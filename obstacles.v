==> flow/design.v <==
`timescale 1ns / 1ps
module obstacles(
    input clk,
    input rst,
    input rand_bit,
    output reg [2:0] obstacle1 = 0,
    output reg [2:0] obstacle2 = 0,
    output reg [2:0] obstacle3 = 0,
    output reg [2:0] obstacle4 = 0
    );
    parameter start_cycles_per_tick = 60_000_000;
    parameter end_cycles_per_tick = 30_000_000;
    reg [31:0] counter = 0;
    reg [31:0] cycles_per_tick = start_cycles_per_tick;
    reg [1:0] wait_for_rand = 0;
    reg spawn_empty = 0;
    always @(posedge clk) begin
        counter <= counter + 1;
        if (rst) begin
            obstacle1 <= 0;
            obstacle2 <= 0;
            obstacle3 <= 0;
            obstacle4 <= 0;
            cycles_per_tick <= start_cycles_per_tick;
        end
        else if (counter >= cycles_per_tick - 1) begin
            counter <= 0;
            if (cycles_per_tick > end_cycles_per_tick) begin
                cycles_per_tick <= cycles_per_tick - 500_000;
            end
            if (spawn_empty) begin
                spawn_empty <= 0;
                obstacle4 <= obstacle3;
                obstacle3 <= obstacle2;
                obstacle2 <= obstacle1;
                obstacle1 <= 0;
            end
            else begin
                spawn_empty <= 1;
                obstacle4 <= obstacle3;
                obstacle3 <= obstacle2;
                obstacle2 <= obstacle1;
                obstacle1[0] <= rand_bit;
                wait_for_rand <= 1;
            end
        end
        else if (wait_for_rand > 0) begin
            wait_for_rand <= wait_for_rand + 1;
            if (wait_for_rand == 3) begin
                wait_for_rand <= 0;
                if (obstacle1 == 3'b111)
                    obstacle1 = 0;
            end
            obstacle1[wait_for_rand] <= rand_bit;
        end
    end
endmodule
## Reports on obstacles

The steps from the RTL of obstacles to its reports follow in flow order.
Lines are those of the file above, counted from 1.
Operators: Yosys type, input widths -> output width; for muxes data width and select width s.
Not given: --

| inputs | value |
|---|---|
| top module | obstacles |
| clock input | clk |
| standard-cell library | sky130hd |
| corner | tt_025C_1v80 |

## Word-level counts

Counts by Yosys on the flattened word-level netlist (proc, flatten, opt, wreduce; memories kept). Register bits leave out memories and registers merged into their read ports (data or address). Print and check cells are left out. Cells with the same type and inputs are merged into one.

| cells by class | value |
|---|---|
| add/sub/neg operators | 5 |
| $lt $le $gt $ge | 3 |
| equality and inequality tests | 3 |
| shift operators | 2 |
| muxes and demuxes | 11 |
| bitwise operators | 4 |
| reductions and logical operators | 5 |

Operators by type and width:

| kind | count |
|---|---|
| $mux 32 | 2 |
| $add 32x1->32 const B | 1 |
| $sub 32x1->32 const B | 1 |
| $sub 32x19->32 const B | 1 |
| $gt 32x25->1 const B | 1 |
| $ge 32x32->1 | 1 |
| $mux 2 | 5 |
| $reduce_and 2->1 | 3 |
| $mux 3 | 2 |
| $ne 2x2->1 const B | 2 |
| $shift 1x3->3 | 1 |
| $shift 1x3->3 const A | 1 |
| $neg 2->3 | 1 |
| $and 3x3->3 | 1 |
| $or 3x3->3 | 1 |
| $not 3->3 | 1 |
| $reduce_and 3->1 | 1 |
| $add 2x1->2 const B | 1 |
| $gt 2x1->1 const B | 1 |
| $eq 2x2->1 const B | 1 |
| $reduce_bool 2->1 | 1 |
| $mux 1 | 2 |
| $not 1->1 | 1 |

| bit counts | value |
|---|---|
| register bits after elaboration | 79 |
| input bits | 3 |
| output and inout bits | 12 |
| elaborated cells | 42 |

## Longest topological paths

Yosys ltp: most cells in a row. Word level: on the elaborated netlist, between registers, memories and ports. Mapped: between sequential cells and ports; inverters and the memories' decode and read muxes count.

| depth | value |
|---|---|
| word-level depth | 7 |
| ABC_AREA | 0 |
| gate-level depth with buffers | 19 |
| mapped depth without buffers | 16 |

## After synthesis

Yosys stat after the flow's synthesis: flattened, memories mapped to cells. It holds for the ABC_AREA given above (unset counts as 0); a run with the other value may have another netlist.
Totals and module areas in this step are rounded.

| synthesis totals | value |
|---|---|
| standard cells after synthesis | 508 |
| synthesis area | 4350 sq um |
| area of sequential cells | 1510 sq um |
| flip-flop cells | 74 |
| buffers | 24 |

Cell types:

| cell | count | total area (sq um) |
|---|---|---|
| sky130_fd_sc_hd__dfxtp_1 | 71 | 1.42E+03 |
| sky130_fd_sc_hd__ha_1 | 33 | 412.896 |
| sky130_fd_sc_hd__xor2_1 | 38 | 332.819 |
| sky130_fd_sc_hd__nor2_1 | 76 | 285.274 |
| sky130_fd_sc_hd__xnor2_1 | 27 | 236.477 |
| sky130_fd_sc_hd__nand2_1 | 35 | 131.376 |
| sky130_fd_sc_hd__nand3_1 | 26 | 130.125 |
| sky130_fd_sc_hd__nand4_1 | 18 | 112.608 |
| sky130_fd_sc_hd__mux2i_1 | 10 | 100.096 |
| sky130_fd_sc_hd__edfxtp_1 | 3 | 90.086 |
| sky130_fd_sc_hd__a21oi_1 | 16 | 80.077 |
| sky130_fd_sc_hd__o21ai_0 | 15 | 75.072 |
| sky130_fd_sc_hd__nor4_1 | 10 | 62.56 |
| sky130_fd_sc_hd__nor3_1 | 12 | 60.058 |
| sky130_fd_sc_hd__and3_1 | 9 | 56.304 |
| sky130_fd_sc_hd__clkbuf_1 | 15 | 56.304 |
| sky130_fd_sc_hd__a211oi_1 | 7 | 52.55 |
| sky130_fd_sc_hd__inv_1 | 13 | 48.797 |

Not listed: further types 38, cells in them 74.

## Worst setup path after synthesis

Path of least setup slack by OpenSTA after synthesis, without wires, with an ideal clock, recovery checks aside; 20% of the period is set as input and as output delay. Where synthesis merged equal registers, the netlist keeps one of their names.

| path post-synthesis | value |
|---|---|
| path kind | register to register |
| start | reg cycles_per_tick[19] |
| end | reg wait_for_rand[0] |
| clock period | 8.36 ns |
| library setup time | 0.337 ns |
| time at the first pin | 0.000 ns |
| data arrival time | 4.893 ns |
| data required time | 8.023 ns |
| setup slack | 3.131 ns |
| path delay | 5.230 ns |
| stages | 20 |
| buffers on the path | 4 |
| period reached after synthesis | 5.229 ns |

"path delay" is the arrival time less input delay plus setup time.
"stages": output pins that drive a net of the path, with the launching flip-flop's if there is one; two outputs of one cell count as two.
"period reached after synthesis" = period - worst setup slack (recovery checks aside). The figure is calculated, with input and output delays left at 20% of the set period.
The rows between start and end are the longest chain of elaborated cells between them; the timing report does not say that the signal goes this way. Where chains are equally long, one stands for them.
A line is the first line of the expression or statement that the cell stems from. Yosys adds cells for indexed reads and writes and turns some case tables into memories.
A register here has more assigning lines than the two given.
Only ways into the end's enable, where the timed path ends, are counted here.

| on the way, post-synthesis | value |
|---|---|
| cells stage by stage | sky130_fd_sc_hd__dfxtp_1 -> sky130_fd_sc_hd__buf_6 -> sky130_fd_sc_hd__or3_4 -> sky130_fd_sc_hd__or2_4 -> sky130_fd_sc_hd__or3_1 -> sky130_fd_sc_hd__buf_2 -> sky130_fd_sc_hd__or4_1 -> sky130_fd_sc_hd__buf_2 -> sky130_fd_sc_hd__or3_4 -> sky130_fd_sc_hd__nor3b_1 -> sky130_fd_sc_hd__xnor2_1 -> sky130_fd_sc_hd__ha_1 -> sky130_fd_sc_hd__nand4_1 -> sky130_fd_sc_hd__inv_1 -> sky130_fd_sc_hd__a221oi_1 -> sky130_fd_sc_hd__o21ai_0 -> sky130_fd_sc_hd__a21oi_1 -> sky130_fd_sc_hd__clkbuf_1 -> sky130_fd_sc_hd__nor2_1 -> sky130_fd_sc_hd__a211oi_1 |
| length of the longest elaborated chain | 4 |
| elaborated cells on any way between the ends | 5 |
| source lines of those cells | 1 |
| those cells by class | 1 x add/sub; 1 x compare; 1 x eq/ne; 2 x reduce/logical |

Ends and longest elaborated chain, post-synthesis:

| element | RTL line | text |
|---|---|---|
| start, declared | 14 | `reg [31:0] cycles_per_tick = start_cycles_per_tick;` |
| start, assigned | 24 | `cycles_per_tick <= start_cycles_per_tick;` |
| start, assigned | 29 | `cycles_per_tick <= cycles_per_tick - 500_000;` |
| $sub 32x1->32 | 26 | `else if (counter >= cycles_per_tick - 1) begin` |
| $ge 32x32->1 | 26 |  |
| $reduce_bool 2->1 | -- |  |
| $reduce_and 3->1 | -- |  |
| end, assigned | 44 | `wait_for_rand <= 1;` |
| end, assigned | 48 | `wait_for_rand <= wait_for_rand + 1;` |
| end, declared | 15 | `reg [1:0] wait_for_rand = 0;` |

## Path in the finished layout

From the final timing report of stored run 1: the path of least setup slack in the routed layout; clock arrival at registers is part of the times.

| path post-layout | value |
|---|---|
| path kind | register to register |
| start | reg cycles_per_tick[19] |
| end | reg wait_for_rand[0] |
| clock period | 10.4 ns |
| library setup time | 0.34 ns |
| time at the first pin | 0.35 ns |
| data arrival time | 6.17 ns |
| data required time | 10.41 ns |
| setup slack | 4.24 ns |
| stages | 21 |
| buffers on the path | 5 |

The rows between start and end are the longest chain of elaborated cells between them; the timing report does not say that the signal goes this way. Where chains are equally long, one stands for them.
A register here has more assigning lines than the two given.
Only ways into the end's enable, where the timed path ends, are counted here.

| on the way, post-layout | value |
|---|---|
| cells stage by stage | sky130_fd_sc_hd__dfxtp_1 -> sky130_fd_sc_hd__buf_6 -> sky130_fd_sc_hd__or3_4 -> sky130_fd_sc_hd__or2_4 -> sky130_fd_sc_hd__or3_1 -> sky130_fd_sc_hd__buf_2 -> sky130_fd_sc_hd__or4_1 -> sky130_fd_sc_hd__buf_2 -> sky130_fd_sc_hd__or3_4 -> sky130_fd_sc_hd__nor3b_1 -> sky130_fd_sc_hd__xnor2_1 -> sky130_fd_sc_hd__ha_1 -> sky130_fd_sc_hd__nand4_1 -> sky130_fd_sc_hd__inv_1 -> sky130_fd_sc_hd__a221oi_1 -> sky130_fd_sc_hd__o21ai_0 -> sky130_fd_sc_hd__a21oi_1 -> sky130_fd_sc_hd__buf_4 -> sky130_fd_sc_hd__clkbuf_1 -> sky130_fd_sc_hd__nor2_1 -> sky130_fd_sc_hd__a211oi_1 |
| length of the longest elaborated chain | 4 |
| elaborated cells on any way between the ends | 5 |
| source lines of those cells | 1 |
| those cells by class | 1 x add/sub; 1 x compare; 1 x eq/ne; 2 x reduce/logical |

Ends and longest elaborated chain, post-layout:

| element | RTL line | text |
|---|---|---|
| start, declared | 14 | `reg [31:0] cycles_per_tick = start_cycles_per_tick;` |
| start, assigned | 24 | `cycles_per_tick <= start_cycles_per_tick;` |
| start, assigned | 29 | `cycles_per_tick <= cycles_per_tick - 500_000;` |
| $sub 32x1->32 | 26 | `else if (counter >= cycles_per_tick - 1) begin` |
| $ge 32x32->1 | 26 |  |
| $reduce_bool 2->1 | -- |  |
| $reduce_and 3->1 | -- |  |
| end, assigned | 44 | `wait_for_rand <= 1;` |
| end, assigned | 48 | `wait_for_rand <= wait_for_rand + 1;` |
| end, declared | 15 | `reg [1:0] wait_for_rand = 0;` |

Wiki page: obstacles / flow data

Measured data: module obstacles, platform sky130hd, 2 stored runs of the flow under differing settings, order arbitrary. Input and output delays are each 20% of the period that was set; the output load is 0.01 pF.
By "clock period achieved" is meant the clock period of the run minus its worst setup slack. This is arithmetic on one report: input and output delays are still those of the set period (20% each).
By "critical setup path time" is meant the share of the clock period that the worst setup path is allowed (20% is reserved at inputs, 20% at outputs), minus its slack. Clock arrival times at its registers enter into it.
"power consumption" is the tool's figure for a default switching activity; nothing was simulated.
The results are shown rounded.
Among the settings, . means not set for that run.

| run name | period_ns | CORE_UTILIZATION | PLACE_DENSITY_LB_ADDON | CORE_ASPECT_RATIO | CELL_PAD_IN_SITES_DETAIL_PLACEMENT | TNS_END_PERCENT | GPL_TIMING_DRIVEN | GPL_ROUTABILITY_DRIVEN | CTS_CLUSTER_DIAMETER | SLEW_MARGIN | MAX_ROUTING_LAYER | CAP_MARGIN | CORE_MARGIN | PLACE_DENSITY | ABC_AREA | chip area in the Yosys report (sq um) | overall die area (sq um) | standard-cell area of the final layout (sq um) | utilization in the final report | worst setup slack after layout (ns) | total negative slack on setup checks (ns) | worst hold slack (ns) | power consumption (uW) | clock period achieved (ns) | critical setup path time (ns) | type of the worst setup path |
|---|---|---|---|---|---|---|---|---|---|---|---|---|---|---|---|---|---|---|---|---|---|---|---|---|---|---|
| stored run 1 | 10.4 | 34 | 0.01 | 1.15 | 1 | 70 | 0 | 0 | 44 | 15 | met5 | 20 | 2 | . | . | 4350 | 13700 | 4990 | 0.398 | 4.24 | 0.000 | 0.472 | 1020 | 6.161 | 6.16 | register to register |
| stored run 2 | 7.95 | 60 | . | 1.43 | . | 60 | . | . | 231 | 15 | met5 | 15 | 2 | 0.71 | 0 | 4350 | 7950 | 4790 | 0.672 | 2.93 | 0.000 | 0.476 | 1290 | 5.021 | 5.02 | register to register |
