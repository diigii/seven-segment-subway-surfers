==> flow/design.v <==
`timescale 1ns / 1ps
module display(
    input fast_hz,
    input [2:0] obstacle1,
    input [2:0] obstacle2,
    input [2:0] obstacle3,
    input [2:0] obstacle4,
    input [2:0] player,
    input [3:0] second_ones,
    input [3:0] second_tens,
    input [3:0] minute_ones,
    input [3:0] minute_tens,
    input game_over,
    output reg [6:0] seg,
    output reg [3:0] an
    );
    reg [2:0] an_on = 0;
    always @(posedge fast_hz) begin
            an_on <= an_on + 1;
            if (an_on == 0) begin
                an <= 4'b0111;
                if (game_over)
                    seg <= seg_val_score(minute_tens);
                else
                    seg <= seg_val(obstacle1);
            end
            else if (an_on == 1) begin
                an <= 4'b1011;
                if (game_over)
                    seg <= seg_val_score(minute_ones);
                else
                    seg <= seg_val(obstacle2);
            end
            else if (an_on == 2) begin
                an <= 4'b1101;
                if (game_over)
                    seg <= seg_val_score(second_tens);
                else
                    seg <= seg_val(obstacle3);
            end
            else begin
                an <= 4'b1110;
                if (game_over)
                    seg <= seg_val_score(second_ones);
                else
                    seg <= seg_val(player | obstacle4);
            end
    end
    function [6:0] seg_val;
    input [2:0] val;
    begin
        if (val == 0)
            seg_val = 7'b1111111;
        else if (val == 3'b100)
            seg_val = 7'b1110111;
        else if (val == 3'b010)
            seg_val = 7'b0111111;
        else if (val == 3'b001)
            seg_val = 7'b1111110;
        else if (val == 3'b110)
            seg_val = 7'b0110111;
        else if (val == 3'b011)
            seg_val = 7'b0111110;
        else if (val == 3'b101)
            seg_val = 7'b1110110;
        else
            seg_val = 7'b0110110;
    end
endfunction;
function [6:0] seg_val_score;
    input [3:0] val;
    begin
        if (val == 0)
            seg_val_score = 7'b1000000;
        else if (val == 1)
            seg_val_score = 7'b1111001;
        else if (val == 2)
            seg_val_score = 7'b0100100;
        else if (val == 3)
            seg_val_score = 7'b0110000;
        else if (val == 4)
            seg_val_score = 7'b0011001;
        else if (val == 5)
            seg_val_score = 7'b0010010;
        else if (val == 6)
            seg_val_score = 7'b0000010;
        else if (val == 7)
            seg_val_score = 7'b1111000;
        else if (val == 8)
            seg_val_score = 7'b0000000;
        else
            seg_val_score = 7'b0010000;
    end
endfunction;
endmodule
From RTL to reports: display
The steps from the RTL of display to its reports follow in flow order.
Lines are those of the file above, counted from 1.
A cell with -- has no value.
- design top: display
- clock input: fast_hz
- cell library: sky130hd
- corner: tt_025C_1v80

Elaborated design
Source: Yosys, flattened and elaborated, memories not mapped. Widths are those after wreduce. Registers that Yosys merges into a memory's read port (data or address) are not register bits. Print and check cells do not count. Equal cells are merged and count once.
- add/subtract/negate cells at 1
- equal/unequal tests at 58
- muxes and demuxes: 73
- bitwise gates (word level) at 1
- reductions and logical operators at 10
- operators with widths (cell ; number):
    7-bit two-way mux ; 67
    4-bit by 3-bit == test with 1-bit output (second input constant) ; 16
    3-bit == test (second input constant) ; 12
    4-bit by 2-bit == test with 1-bit output (second input constant) ; 8
    3-bit by 2-bit == test with 1-bit output (second input constant) ; 9
    5-bit two-way mux ; 4
    4-bit by 1-bit == test with 1-bit output (second input constant) ; 4
    4-bit == test (second input constant) ; 4
    4-bit zero test ; 4
    3-bit by 1-bit == test with 1-bit output (second input constant) ; 5
    3-bit zero test ; 5
    3-bit by 1-bit adder with 3-bit output (second input constant) ; 1
    3-bit bitwise OR ; 1
    3-bit two-way mux ; 1
    2-bit OR reduction ; 1
    2-bit two-way mux ; 1
- register bits after elaboration at 14
- input bits: 33
- noted output and inout bits: 11
- elaborated cells: 147

Logic depth
Longest topological path by Yosys (ltp), each cell counted once; first at word level (registers and memories cut), then after technology mapping (sequential cells cut; the memories' decode and read muxes count).
- word-level depth: 14
- ABC_AREA at 1
- depth in mapped cells at 10
- gate-level depth less buffers at 10

Synthesis result
Source: synth_stat.txt of the flow (Yosys; design flattened, memories mapped). It holds for the ABC_AREA given above (unset counts as 0); a run with the other value may have another netlist.
Totals and module areas in this step are rounded.
- cell types (cell type ; number ; total area (um^2)):
    sky130_fd_sc_hd__dfxtp_1 ; 14 ; 280.269
    sky130_fd_sc_hd__nand2_1 ; 49 ; 183.926
    sky130_fd_sc_hd__nand3_1 ; 20 ; 100.096
    sky130_fd_sc_hd__nor2_1 ; 23 ; 86.333
    sky130_fd_sc_hd__inv_1 ; 16 ; 60.058
    sky130_fd_sc_hd__nand2_4 ; 5 ; 56.304
    sky130_fd_sc_hd__ha_1 ; 4 ; 50.048
    sky130_fd_sc_hd__a21oi_1 ; 9 ; 45.043
    sky130_fd_sc_hd__nor3_1 ; 9 ; 45.043
    sky130_fd_sc_hd__o21ai_0 ; 9 ; 45.043
    sky130_fd_sc_hd__inv_2 ; 8 ; 30.029
    sky130_fd_sc_hd__nor2_2 ; 4 ; 25.024
    sky130_fd_sc_hd__nor2_4 ; 2 ; 22.522
    sky130_fd_sc_hd__o2111ai_1 ; 2 ; 17.517
    sky130_fd_sc_hd__nand4_1 ; 2 ; 12.512
    sky130_fd_sc_hd__buf_6 ; 1 ; 11.261
    sky130_fd_sc_hd__inv_8 ; 1 ; 11.261
    sky130_fd_sc_hd__o21ai_2 ; 1 ; 8.758
Not listed: further types 10, cells in them 10.
- noted cells in the netlist: 189
- chip area (Yosys): 1160 um^2
- area of sequential cells: 280.3 um^2
- flip-flops at 14
- noted buffers: 3

Worst setup path after synthesis
OpenSTA on the mapped netlist: ideal clock, no wires. The path of least setup slack (recovery checks aside). Input and output delay are each 20% of the period. Register names are those of the netlist, which keeps one name where synthesis merged equal registers.
- kind: register -> register
- from: register an_on[0]
- to: register seg[3]
- noted period: 2.31 ns
- noted setup time: 0.117 ns
- launch time at the first pin at 0.000 ns
- noted arrival time: 1.167 ns
- required time at 2.193 ns
- setup slack: 1.026 ns
- noted delay of the path: 1.284 ns
- noted stages on the path: 11
- buffers on the path at 0
- noted synthesis period reached: 1.284 ns
"delay of the path" = arrival - input delay + setup time.
"stages on the path" counts driving pins, that of a launching flip-flop among them; a cell with two outputs on the path counts twice.
"synthesis period reached" = period - worst setup slack (recovery checks aside). The figure is calculated, with input and output delays left at 20% of the set period.
The rows between start and end are the longest chain of elaborated cells between them; the timing report does not say that the signal goes this way. Where chains are equally long, one stands for them.
A line is the first line of the expression or statement that the cell stems from. Yosys adds cells for indexed reads and writes and turns some case tables into memories.
At most two assigning lines are given for a register; there are more.
- cell sequence: sky130_fd_sc_hd__dfxtp_1 -> sky130_fd_sc_hd__inv_1 -> sky130_fd_sc_hd__ha_1 -> sky130_fd_sc_hd__nand2_4 -> sky130_fd_sc_hd__nand2_4 -> sky130_fd_sc_hd__inv_2 -> sky130_fd_sc_hd__nand2_4 -> sky130_fd_sc_hd__nor2_2 -> sky130_fd_sc_hd__nand2_1 -> sky130_fd_sc_hd__o21ai_1 -> sky130_fd_sc_hd__nor2_1
- length of the longest elaborated chain at 4
- elaborated cells between the ends (all ways) at 6
- RTL lines with such cells at 3
- those cells by class: eq/ne (2); mux (3); reduce/logical (1)
- RTL lines, path after synthesis (what ; RTL line ; RTL):
    from (decl) ; 17 ; reg [2:0] an_on = 0;
    from (assign) ; 19 ; an_on <= an_on + 1;
    3-bit by 2-bit == test with 1-bit output ; 34 ; else if (an_on == 2) begin
    7-bit two-way mux ; 34 ;
    7-bit two-way mux ; 27 ; else if (an_on == 1) begin
    7-bit two-way mux ; 20 ; if (an_on == 0) begin
    to (assign) ; 23 ;
    to (assign) ; 25 ; seg <= seg_val(obstacle1);
    to (decl) ; 14 ; output reg [6:0] seg,

Timing after layout
Path of least setup slack in the final report of run 1 (OpenROAD, finished layout, wires in). Where an end is a register, its clock arrival counts in the times.
- kind: input -> register
- from: input port second_tens[2]
- to: register seg[6]
- noted period: 1.75 ns
- external input delay at 0.35 ns
- noted setup time: 0.11 ns
- launch time at the first pin at 0.35 ns
- noted arrival time: 1.62 ns
- required time at 1.88 ns
- setup slack: 0.26 ns
- noted stages on the path: 10
- buffers on the path at 1
The rows between start and end are the longest chain of elaborated cells between them; the timing report does not say that the signal goes this way. Where chains are equally long, one stands for them.
At most two assigning lines are given for a register; there are more.
- cell sequence: sky130_fd_sc_hd__clkdlybuf4s50_1 -> sky130_fd_sc_hd__inv_2 -> sky130_fd_sc_hd__nand2_1 -> sky130_fd_sc_hd__nor2_1 -> sky130_fd_sc_hd__nor2_2 -> sky130_fd_sc_hd__nand2_1 -> sky130_fd_sc_hd__nand2_1 -> sky130_fd_sc_hd__nand3_1 -> sky130_fd_sc_hd__nand3_1 -> sky130_fd_sc_hd__nand2_1
- length of the longest elaborated chain at 13
- elaborated cells between the ends (all ways) at 20
- RTL lines with such cells at 12
- those cells by class: eq/ne (7); mux (12); reduce/logical (1)
- RTL lines, path after layout (what ; RTL line ; RTL):
    from (decl) ; 10 ; input [3:0] second_tens,
    4-bit by 3-bit == test with 1-bit output ; 87 ; else if (val == 7)
    7-bit two-way mux ; 87 ;
    7-bit two-way mux ; 85 ; else if (val == 6)
    7-bit two-way mux ; 83 ; else if (val == 5)
    7-bit two-way mux ; 81 ; else if (val == 4)
    7-bit two-way mux ; 79 ; else if (val == 3)
    7-bit two-way mux ; 77 ; else if (val == 2)
    7-bit two-way mux ; 75 ; else if (val == 1)
    7-bit two-way mux ; 73 ; if (val == 0)
    7-bit two-way mux ; 36 ; if (game_over)
    7-bit two-way mux ; 34 ; else if (an_on == 2) begin
    7-bit two-way mux ; 27 ; else if (an_on == 1) begin
    7-bit two-way mux ; 20 ; if (an_on == 0) begin
    to (assign) ; 23 ;
    to (assign) ; 25 ; seg <= seg_val(obstacle1);
    to (decl) ; 14 ; output reg [6:0] seg,

FLOW RESULTS
============

Stored flow runs of display (2 of them; Yosys, OpenROAD, sky130hd). They differ in their settings and are not a sequence. Constraints: input delay and output delay 20% of the set period each, output load 0.01 pF.
By "clock period reached" is meant the clock period of the run minus its worst setup slack. This is arithmetic on one report: input and output delays are still those of the set period (20% each).
By "critical setup path time" is meant the share of the clock period that the worst setup path is allowed (20% is reserved at inputs, 20% at outputs), minus its slack. Clock arrival times at its registers enter into it.
"total power after layout": no workload was simulated; the value follows from the tool's default switching activity.
The results are shown rounded.

Run 1

==> flow/run.sh <==
#!/bin/bash
# the make line also repeats the synthesis and layout settings of config.mk as NAME=value (left out here)
make -C /OpenROAD-flow-scripts/flow DESIGN_CONFIG=/design/flow/config.mk WORK_HOME=/design/flow/orfs CLKGATE_MAP_FILE= finish
==> flow/config.mk <==
export PLATFORM = sky130hd
export DESIGN_NAME = display
export DESIGN_NICKNAME = display
export VERILOG_FILES = /design/flow/design.v
export SDC_FILE = /design/flow/constraint.sdc
export NUM_CORES = 4
export LEC_CHECK = 0
export ABC_AREA = 1
export CAP_MARGIN = 20
export CELL_PAD_IN_SITES_GLOBAL_PLACEMENT = 0
export CORE_ASPECT_RATIO = 1.56
export CORE_MARGIN = 2
export CORE_UTILIZATION = 26
export CTS_CLUSTER_DIAMETER = 365
export GPL_ROUTABILITY_DRIVEN = 1
export GPL_TIMING_DRIVEN = 1
export MAX_ROUTING_LAYER = met5
export PLACE_DENSITY_LB_ADDON = 0.01
export SLEW_MARGIN = 20
export TNS_END_PERCENT = 90
==> flow/constraint.sdc <==
create_clock -name core_clock -period 1.75 [get_ports {fast_hz}]
set_input_delay 0.3500 -clock core_clock [delete_from_list [all_inputs] [get_ports {fast_hz}]]
set_output_delay 0.3500 -clock core_clock [all_outputs]
set_load 0.01 [all_outputs]

Measured in run 1:
- final setup TNS: 0.000 ns
- critical setup path time at 1.14 ns
- critical path type: input -> register
- die footprint at 5024 um^2
- noted the clock period reached: 1.491 ns
- worst setup slack after layout: 0.259 ns
- area of the standard cells in the finished layout at 1697 um^2
- noted the total power after layout: 861 uW
- post-route utilization: 39.3%
- post-synthesis cell area at 1160 um^2

Run 2

==> flow/run.sh <==
#!/bin/bash
# the make line also repeats the synthesis and layout settings of config.mk as NAME=value (left out here)
make -C /OpenROAD-flow-scripts/flow DESIGN_CONFIG=/design/flow/config.mk WORK_HOME=/design/flow/orfs CLKGATE_MAP_FILE= finish
==> flow/config.mk <==
export PLATFORM = sky130hd
export DESIGN_NAME = display
export DESIGN_NICKNAME = display
export VERILOG_FILES = /design/flow/design.v
export SDC_FILE = /design/flow/constraint.sdc
export NUM_CORES = 4
export LEC_CHECK = 0
export ABC_AREA = 1
export CAP_MARGIN = 20
export CORE_MARGIN = 2
export CORE_UTILIZATION = 42
export CTS_CLUSTER_SIZE = 35
export GPL_TIMING_DRIVEN = 1
export MAX_ROUTING_LAYER = met5
export PLACE_DENSITY = 0.83
export SLEW_MARGIN = 20
==> flow/constraint.sdc <==
create_clock -name core_clock -period 1.71 [get_ports {fast_hz}]
set_input_delay 0.3420 -clock core_clock [delete_from_list [all_inputs] [get_ports {fast_hz}]]
set_output_delay 0.3420 -clock core_clock [all_outputs]
set_load 0.01 [all_outputs]

Measured in run 2:
- final setup TNS: 0.000 ns
- critical setup path time at 1.16 ns
- critical path type: register -> output
- die footprint at 3198 um^2
- noted the clock period reached: 1.506 ns
- worst setup slack after layout: 0.204 ns
- area of the standard cells in the finished layout at 1662 um^2
- noted the total power after layout: 804.6 uW
- post-route utilization: 61.9%
- post-synthesis cell area at 1160 um^2
